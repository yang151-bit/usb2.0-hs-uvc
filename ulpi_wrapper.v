==> flow/design.v <==
module ulpi_wrapper
(
     input           ulpi_clk60_i
    ,input           ulpi_rst_i
    ,input  [  7:0]  ulpi_data_out_i
    ,input           ulpi_dir_i
    ,input           ulpi_nxt_i
    ,input  [  7:0]  utmi_data_out_i
    ,input           utmi_txvalid_i
    ,input  [  1:0]  utmi_op_mode_i
    ,input  [  1:0]  utmi_xcvrselect_i
    ,input           utmi_termselect_i
    ,input           utmi_dppulldown_i
    ,input           utmi_dmpulldown_i
    ,output [  7:0]  ulpi_data_in_o
    ,output          ulpi_stp_o
    ,output [  7:0]  utmi_data_in_o
    ,output          utmi_txready_o
    ,output          utmi_rxvalid_o
    ,output          utmi_rxactive_o
    ,output          utmi_rxerror_o
    ,output [  1:0]  utmi_linestate_o
);
localparam STATE_W          = 2;
localparam STATE_IDLE       = 2'd0;
localparam STATE_CMD        = 2'd1;
localparam STATE_DATA       = 2'd2;
localparam STATE_REG        = 2'd3;
reg [STATE_W-1:0]   state_q;
localparam REG_FUNC_CTRL = 8'h84;
localparam REG_OTG_CTRL  = 8'h8a;
localparam REG_TRANSMIT  = 8'h40;
localparam REG_WRITE     = 8'h80;
localparam REG_READ      = 8'hC0;
reg         mode_update_q;
reg [1:0]   xcvrselect_q;
reg         termselect_q;
reg [1:0]   opmode_q;
reg         phy_reset_q;
reg         mode_write_q;
wire mode_complete_w = (state_q == STATE_REG &&
                        mode_write_q         && 
                        ulpi_nxt_i           && 
                        !ulpi_dir_i);            
always @ (posedge ulpi_clk60_i or posedge ulpi_rst_i)
if (ulpi_rst_i)
begin
    mode_update_q   <= 1'b0;
    xcvrselect_q    <= 2'b0;
    termselect_q    <= 1'b0;
    opmode_q        <= 2'b11;
    phy_reset_q     <= 1'b1;
end
else
begin
    xcvrselect_q    <= utmi_xcvrselect_i;
    termselect_q    <= utmi_termselect_i;
    opmode_q        <= utmi_op_mode_i;
    if (mode_update_q && mode_complete_w)
    begin
        mode_update_q <= 1'b0;
        phy_reset_q   <= 1'b0;
    end
    else if (opmode_q     != utmi_op_mode_i     ||
             termselect_q != utmi_termselect_i ||
             xcvrselect_q != utmi_xcvrselect_i)
        mode_update_q <= 1'b1;
end
reg otg_update_q;
reg dppulldown_q;
reg dmpulldown_q;
reg otg_write_q;
wire otg_complete_w  = (state_q == STATE_REG &&
                        otg_write_q         && 
                        ulpi_nxt_i           && 
                        !ulpi_dir_i);            
always @ (posedge ulpi_clk60_i or posedge ulpi_rst_i)
if (ulpi_rst_i)
begin
    otg_update_q    <= 1'b0;
    dppulldown_q    <= 1'b1;
    dmpulldown_q    <= 1'b1;
end
else
begin
    dppulldown_q    <= utmi_dppulldown_i;
    dmpulldown_q    <= utmi_dmpulldown_i;
    if (otg_update_q && otg_complete_w)
        otg_update_q <= 1'b0;
    else if (dppulldown_q != utmi_dppulldown_i ||
             dmpulldown_q != utmi_dmpulldown_i)
        otg_update_q <= 1'b1;
end
reg ulpi_dir_q;
always @ (posedge ulpi_clk60_i or posedge ulpi_rst_i)
if (ulpi_rst_i)
    ulpi_dir_q <= 1'b0;
else
    ulpi_dir_q <= ulpi_dir_i;
wire turnaround_w = ulpi_dir_q ^ ulpi_dir_i;
localparam TX_DELAY_W       = 3;
localparam TX_START_DELAY   = 3'd7;
reg [TX_DELAY_W-1:0] tx_delay_q;
always @ (posedge ulpi_clk60_i or posedge ulpi_rst_i)
if (ulpi_rst_i)
    tx_delay_q <= {TX_DELAY_W{1'b0}};
else if (utmi_rxactive_o)
    tx_delay_q <= TX_START_DELAY;
else if (tx_delay_q != {TX_DELAY_W{1'b0}})
    tx_delay_q <= tx_delay_q - 1;
wire tx_delay_complete_w = (tx_delay_q == {TX_DELAY_W{1'b0}});
reg [7:0] tx_buffer_q[0:1];
reg       tx_valid_q[0:1];
reg       tx_wr_idx_q;
reg       tx_rd_idx_q;
wire      utmi_tx_ready_w;
wire      utmi_tx_accept_w;
always @ (posedge ulpi_clk60_i or posedge ulpi_rst_i)
if (ulpi_rst_i)
begin
    tx_buffer_q[0] <= 8'b0;
    tx_buffer_q[1] <= 8'b0;
    tx_valid_q[0]  <= 1'b0;
    tx_valid_q[1]  <= 1'b0;
    tx_wr_idx_q    <= 1'b0;
    tx_rd_idx_q    <= 1'b0;
end    
else
begin
    if (utmi_txvalid_i && utmi_txready_o)
    begin
        tx_buffer_q[tx_wr_idx_q] <= utmi_data_out_i;
        tx_valid_q[tx_wr_idx_q]  <= 1'b1;
        tx_wr_idx_q <= tx_wr_idx_q + 1'b1;
    end
    if (utmi_tx_ready_w && utmi_tx_accept_w)
    begin
        tx_valid_q[tx_rd_idx_q]  <= 1'b0;
        tx_rd_idx_q <= tx_rd_idx_q + 1'b1;
    end
end
assign utmi_txready_o  = ~tx_valid_q[tx_wr_idx_q] & tx_delay_complete_w;
assign utmi_tx_ready_w = tx_valid_q[tx_rd_idx_q];
wire [7:0] utmi_tx_data_w = tx_buffer_q[tx_rd_idx_q];
reg [7:0]           ulpi_data_q;
reg                 ulpi_stp_q;
reg [7:0]           data_q;
reg                 utmi_rxvalid_q;
reg                 utmi_rxerror_q;
reg                 utmi_rxactive_q;
reg [1:0]           utmi_linestate_q;
reg [7:0]           utmi_data_q;
always @ (posedge ulpi_clk60_i or posedge ulpi_rst_i)
if (ulpi_rst_i)
begin
    state_q             <= STATE_IDLE;
    ulpi_data_q         <= 8'b0;
    data_q              <= 8'b0;
    ulpi_stp_q          <= 1'b1;
    utmi_rxvalid_q      <= 1'b0;
    utmi_rxerror_q      <= 1'b0;
    utmi_rxactive_q     <= 1'b0;
    utmi_linestate_q    <= 2'b0;
    utmi_data_q         <= 8'b0;
    mode_write_q        <= 1'b0;
    otg_write_q         <= 1'b0;
end
else
begin
    ulpi_stp_q          <= 1'b0;
    utmi_rxvalid_q      <= 1'b0;
    if (turnaround_w && ulpi_dir_i && ulpi_nxt_i)
    begin
        utmi_rxactive_q <= 1'b1;
        if (state_q == STATE_REG)
        begin
            state_q       <= STATE_IDLE;
            ulpi_data_q   <= 8'b0;   
        end
    end
    else if (turnaround_w && !ulpi_dir_i)
    begin
        utmi_rxactive_q <= 1'b0;
        if (state_q == STATE_REG)
        begin
            state_q       <= STATE_IDLE;
            ulpi_data_q   <= 8'b0;   
        end
    end
    else if (!turnaround_w)
    begin
        if (ulpi_dir_i && !ulpi_nxt_i)
        begin
            utmi_linestate_q <= ulpi_data_out_i[1:0];
            case (ulpi_data_out_i[5:4])
            2'b00:
            begin
                utmi_rxactive_q <= 1'b0;
                utmi_rxerror_q  <= 1'b0;
            end
            2'b01: 
            begin
                utmi_rxactive_q <= 1'b1;
                utmi_rxerror_q  <= 1'b0;
            end
            2'b11:
            begin
                utmi_rxactive_q <= 1'b1;
                utmi_rxerror_q  <= 1'b1;
            end
            default:
                ;  
            endcase
        end
        else if (ulpi_dir_i && ulpi_nxt_i)
        begin
            utmi_rxvalid_q  <= 1'b1;
            utmi_data_q     <= ulpi_data_out_i;
        end
        else if (!ulpi_dir_i)
        begin        
            if ((state_q == STATE_IDLE) && mode_update_q)
            begin
                data_q        <= {1'b0, 1'b1, phy_reset_q, opmode_q, termselect_q, xcvrselect_q};
                ulpi_data_q   <= REG_FUNC_CTRL;
                otg_write_q   <= 1'b0;
                mode_write_q  <= 1'b1;
                state_q       <= STATE_CMD;
            end
            else if ((state_q == STATE_IDLE) && otg_update_q)
            begin
                data_q        <= {5'b0, dmpulldown_q, dppulldown_q, 1'b0};
                ulpi_data_q   <= REG_OTG_CTRL;
                otg_write_q   <= 1'b1;
                mode_write_q  <= 1'b0;
                state_q       <= STATE_CMD;
            end
            else if ((state_q == STATE_IDLE) && utmi_tx_ready_w)
            begin
                ulpi_data_q <= REG_TRANSMIT | {4'b0, utmi_tx_data_w[3:0]};
                state_q     <= STATE_DATA;
            end
            else if ((state_q == STATE_CMD) && ulpi_nxt_i)
            begin
                state_q     <= STATE_REG;
                ulpi_data_q <= data_q;
            end
            else if (state_q == STATE_REG && ulpi_nxt_i)
            begin
                state_q       <= STATE_IDLE;
                ulpi_data_q   <= 8'b0;   
                ulpi_stp_q    <= 1'b1;
                otg_write_q   <= 1'b0;
                mode_write_q  <= 1'b0;
            end
            else if (state_q == STATE_DATA && ulpi_nxt_i)
            begin
                if (!utmi_tx_ready_w)
                begin
                    state_q       <= STATE_IDLE;
                    ulpi_data_q   <= 8'b0;   
                    ulpi_stp_q    <= 1'b1;
                end
                else
                begin
                    state_q        <= STATE_DATA;
                    ulpi_data_q    <= utmi_tx_data_w;
                end
            end
        end
    end
end
assign utmi_tx_accept_w = ((state_q == STATE_IDLE) && !(mode_update_q || otg_update_q || turnaround_w) && !ulpi_dir_i) ||
                          (state_q == STATE_DATA && ulpi_nxt_i && !ulpi_dir_i);
assign ulpi_data_in_o       = ulpi_data_q;
assign ulpi_stp_o           = ulpi_stp_q;
assign utmi_linestate_o     = utmi_linestate_q;
assign utmi_data_in_o       = utmi_data_q;
assign utmi_rxerror_o       = utmi_rxerror_q;
assign utmi_rxactive_o      = utmi_rxactive_q;
assign utmi_rxvalid_o       = utmi_rxvalid_q;
endmodule
======== Step by step through the tools: ulpi_wrapper ========
The steps from the RTL of ulpi_wrapper to its reports follow in flow order.
Line numbers count from 1 in the design file above.
Cell names lack the library's common part.
Not given: n/a
design
  top module .............................. ulpi_wrapper
  clock input ............................. ulpi_clk60_i
  library ................................. sky130hd
  timing corner ........................... tt_025C_1v80

======== Word level ========
Yosys after proc, flatten, opt, wreduce and memory -nomap, before mapping. Print and check cells are not counted. Equal cells are merged and count once.
storage and ports
  bits in registers ....................... 68
  output and inout port bits .............. 23
  input port bits ......................... 28
  cells after elaboration ................. 192
cells by class
  eq/ne operators ......................... 16
  mux-type cells .......................... 78
  add/sub/neg operators ................... 3
  bitwise gates (word level) .............. 11
  reductions and logical operators ........ 57
operators with widths
  cell                                                                      count
  8-bit two-way mux                                                         16
  1-bit two-way mux                                                         41
  2-bit two-way mux                                                         14
  1-bit logical AND                                                         24
  8-bit case mux with 2-bit select                                          1
  5-bit AND reduction                                                       3
  3-bit inequality test (second input constant)                             4
  2-bit nonzero test                                                        5
  1-bit NOT                                                                 9
  3-bit nonzero test                                                        3
  9-bit AND reduction                                                       1
  8-bit nonzero test                                                        1
  1-bit case mux with 2-bit select                                          4
  7-bit AND reduction                                                       1
  1-bit logical OR                                                          6
  2-bit equality test (second input constant)                               3
  3-bit by 1-bit inequality test with 1-bit output (second input constant)  2
  3-bit two-way mux                                                         2
  2-bit by 1-bit equality test with 1-bit output (second input constant)    2
  2-bit inequality test                                                     2
  2-bit logical NOT                                                         2
  2-bit AND reduction                                                       2
  2-bit OR reduction                                                        2
  4-bit AND reduction                                                       1
  4-bit nonzero test                                                        1
  1-bit inequality test                                                     3
  1-bit logical NOT                                                         3
  3-bit by 1-bit subtractor with 3-bit output (second input constant)       1
Other operator kinds: 5; their cells: 6.

======== Logic depth ========
Longest topological path by Yosys (ltp), each cell counted once; first at word level (registers and memories cut), then after technology mapping (sequential cells cut; the memories' decode and read muxes count).
depth
  depth in word-level cells ............... 15
  ABC_AREA ................................ 0
  mapped depth ............................ 8
  depth with buffers taken out ............ 7

======== Mapped cells and area ========
Source: synth_stat.txt of the flow (Yosys; design flattened, memories mapped). It holds for the ABC_AREA given above (unset counts as 0); a run with the other value may have another netlist.
Totals and module areas in this step are rounded.
mapped netlist
  area of sequential cells ................ 1700 um2
  mapped cells ............................ 279
  mapped flip-flops ....................... 69
  buffer cells ............................ 7
  chip area (Yosys) ....................... 3200 um2
cell types
  type       count  area in all (um2)
  dfrtp_1    62     1.55E+03
  mux2_2     31     349.085
  dfstp_2    7      183.926
  nand2_1    26     97.594
  o21ai_0    18     90.086
  ha_1       6      75.072
  o2bb2ai_1  7      61.309
  xnor2_1    7      61.309
  mux2i_1    6      60.058
  a21oi_1    11     55.053
  inv_1      13     48.797
  nor2_1     11     41.29
  nand3_1    8      40.038
  nor3_1     6      30.029
  xor2_1     3      26.275
  a31oi_1    4      25.024
  nand2b_1   4      25.024
  a211oi_1   3      22.522
Other cell types: 31; their cells: 46.

======== Timing after synthesis ========
OpenSTA on the mapped netlist: ideal clock, no wires. The path of least setup slack (recovery checks aside). Input and output delay are each 20% of the period. Register names are those of the netlist, which keeps one name where synthesis merged equal registers.
timing post-synthesis
  path kind ............................... input -> register
  start ................................... input ulpi_dir_i
  end ..................................... register state_q
  setup time .............................. 83 ps
  data required time ...................... 2627 ps
  time at the first pin ................... 542 ps
  period .................................. 2710 ps
  stages on the path ...................... 7
  input delay ............................. 542 ps
  data arrival time ....................... 2139 ps
  buffers on the path ..................... 0
  setup slack ............................. 487 ps
  path delay .............................. 1680 ps
  period reached after synthesis .......... 2223 ps
"path delay" is the arrival time less input delay plus setup time.
"stages on the path": output pins that drive a net of the path, with the launching flip-flop's if there is one; two outputs of one cell count as two.
"period reached after synthesis" = period - worst setup slack (recovery checks aside). The figure is calculated, with input and output delays left at 20% of the set period.
Where an end lacks its bit number, it is one bit of the signal, or one of the new flip-flops if synthesis recoded a state register.
A register here has more assigning lines than the two given.
between the ends, post-synthesis
  cells stage by stage .................... inv_1 -> ha_1 -> nand3b_1 -> a2bb2oi_1 -> o22ai_1 -> or4_4 -> a221o_1
ends and longest elaborated chain, post-synthesis
  element             RTL line  source
  start: declaration  6         ,input           ulpi_dir_i
  end: assignment     156       state_q             <= STATE_IDLE;
  end: assignment     177       state_q       <= STATE_IDLE;
  end: declaration    29        reg [STATE_W-1:0]   state_q;
Chain of elaborated cells between the ends: none given.

======== Timing after layout ========
From the final timing report of run 2: the path of least setup slack in the routed layout; clock arrival at registers is part of the times.
The report prints the path's times to 10 ps; the period is as set.
timing after layout
  path kind ............................... register -> register
  start ................................... register ulpi_dir_q
  end ..................................... register state_q
  data required time ...................... 2320 ps
  setup slack ............................. 110 ps
  period .................................. 2060 ps
  stages on the path ...................... 8
  time at the first pin ................... 330 ps
  setup time .............................. 70 ps
  buffers on the path ..................... 0
  data arrival time ....................... 2210 ps
Where an end lacks its bit number, it is one bit of the signal, or one of the new flip-flops if synthesis recoded a state register.
A register here has more assigning lines than the two given.
between the ends, after layout
  cells stage by stage .................... dfrtp_1 -> inv_2 -> ha_4 -> nand3b_1 -> a2bb2oi_2 -> o22ai_2 -> or4_4 -> a221o_1
ends and longest elaborated chain, after layout
  element             RTL line  source
  start: declaration  94        reg ulpi_dir_q;
  start: assignment   97        ulpi_dir_q <= 1'b0;
  start: assignment   99        ulpi_dir_q <= ulpi_dir_i;
  end: assignment     156       state_q             <= STATE_IDLE;
  end: assignment     177       state_q       <= STATE_IDLE;
  end: declaration    29        reg [STATE_W-1:0]   state_q;
Chain of elaborated cells between the ends: none given.

Appendix: measured runs

Top module ulpi_wrapper; platform sky130hd; tools Yosys and OpenROAD; 2 stored runs in no particular order. Input and output delays are each 20% of the period that was set; the output load is 0.01 pF.
"clock period reached" means the clock period less the worst setup slack. The figure is calculated, with input and output delays left at 20% of the set period.
By "total design power" is meant OpenSTA's value without simulated activity: inputs other than the clock are taken to toggle once in ten clock periods, and the tool carries that through the logic.
The measured numbers are rounded.

---- run 1 ----
settings
  period_ns = 1.56
  CORE_UTILIZATION = 67
  SETUP_SLACK_MARGIN = 0.21
  CORE_ASPECT_RATIO = 0.93
  CORE_MARGIN = 5
  TNS_END_PERCENT = 15
  ABC_AREA = 1
  GPL_ROUTABILITY_DRIVEN = 1
  CTS_CLUSTER_DIAMETER = 266
  MIN_ROUTING_LAYER = met2
  CAP_MARGIN = 20
  SLEW_MARGIN = 20
results
  incomplete, clock tree synthesis halted on DPL-0038

---- run 2 ----
settings
  period_ns = 2.06
  CORE_UTILIZATION = 25
  SETUP_SLACK_MARGIN = 0.05
  PLACE_DENSITY_LB_ADDON = 0.08
  CORE_MARGIN = 3
  CELL_PAD_IN_SITES_GLOBAL_PLACEMENT = 3
  TNS_END_PERCENT = 65
  CTS_CLUSTER_DIAMETER = 76
  SLEW_MARGIN = 35
  MAX_ROUTING_LAYER = met4
  CAP_MARGIN = 20
results
  cell area after synthesis ............... 3200 um2
  worst hold slack in the final report .... 430 ps
  setup TNS ............................... 0 ps
  worst setup slack after layout .......... 110 ps
  die footprint ........................... 14000 um2
  clock period reached .................... 1949 ps
  total design power ...................... 3900 µW
  utilization after routing ............... 37%
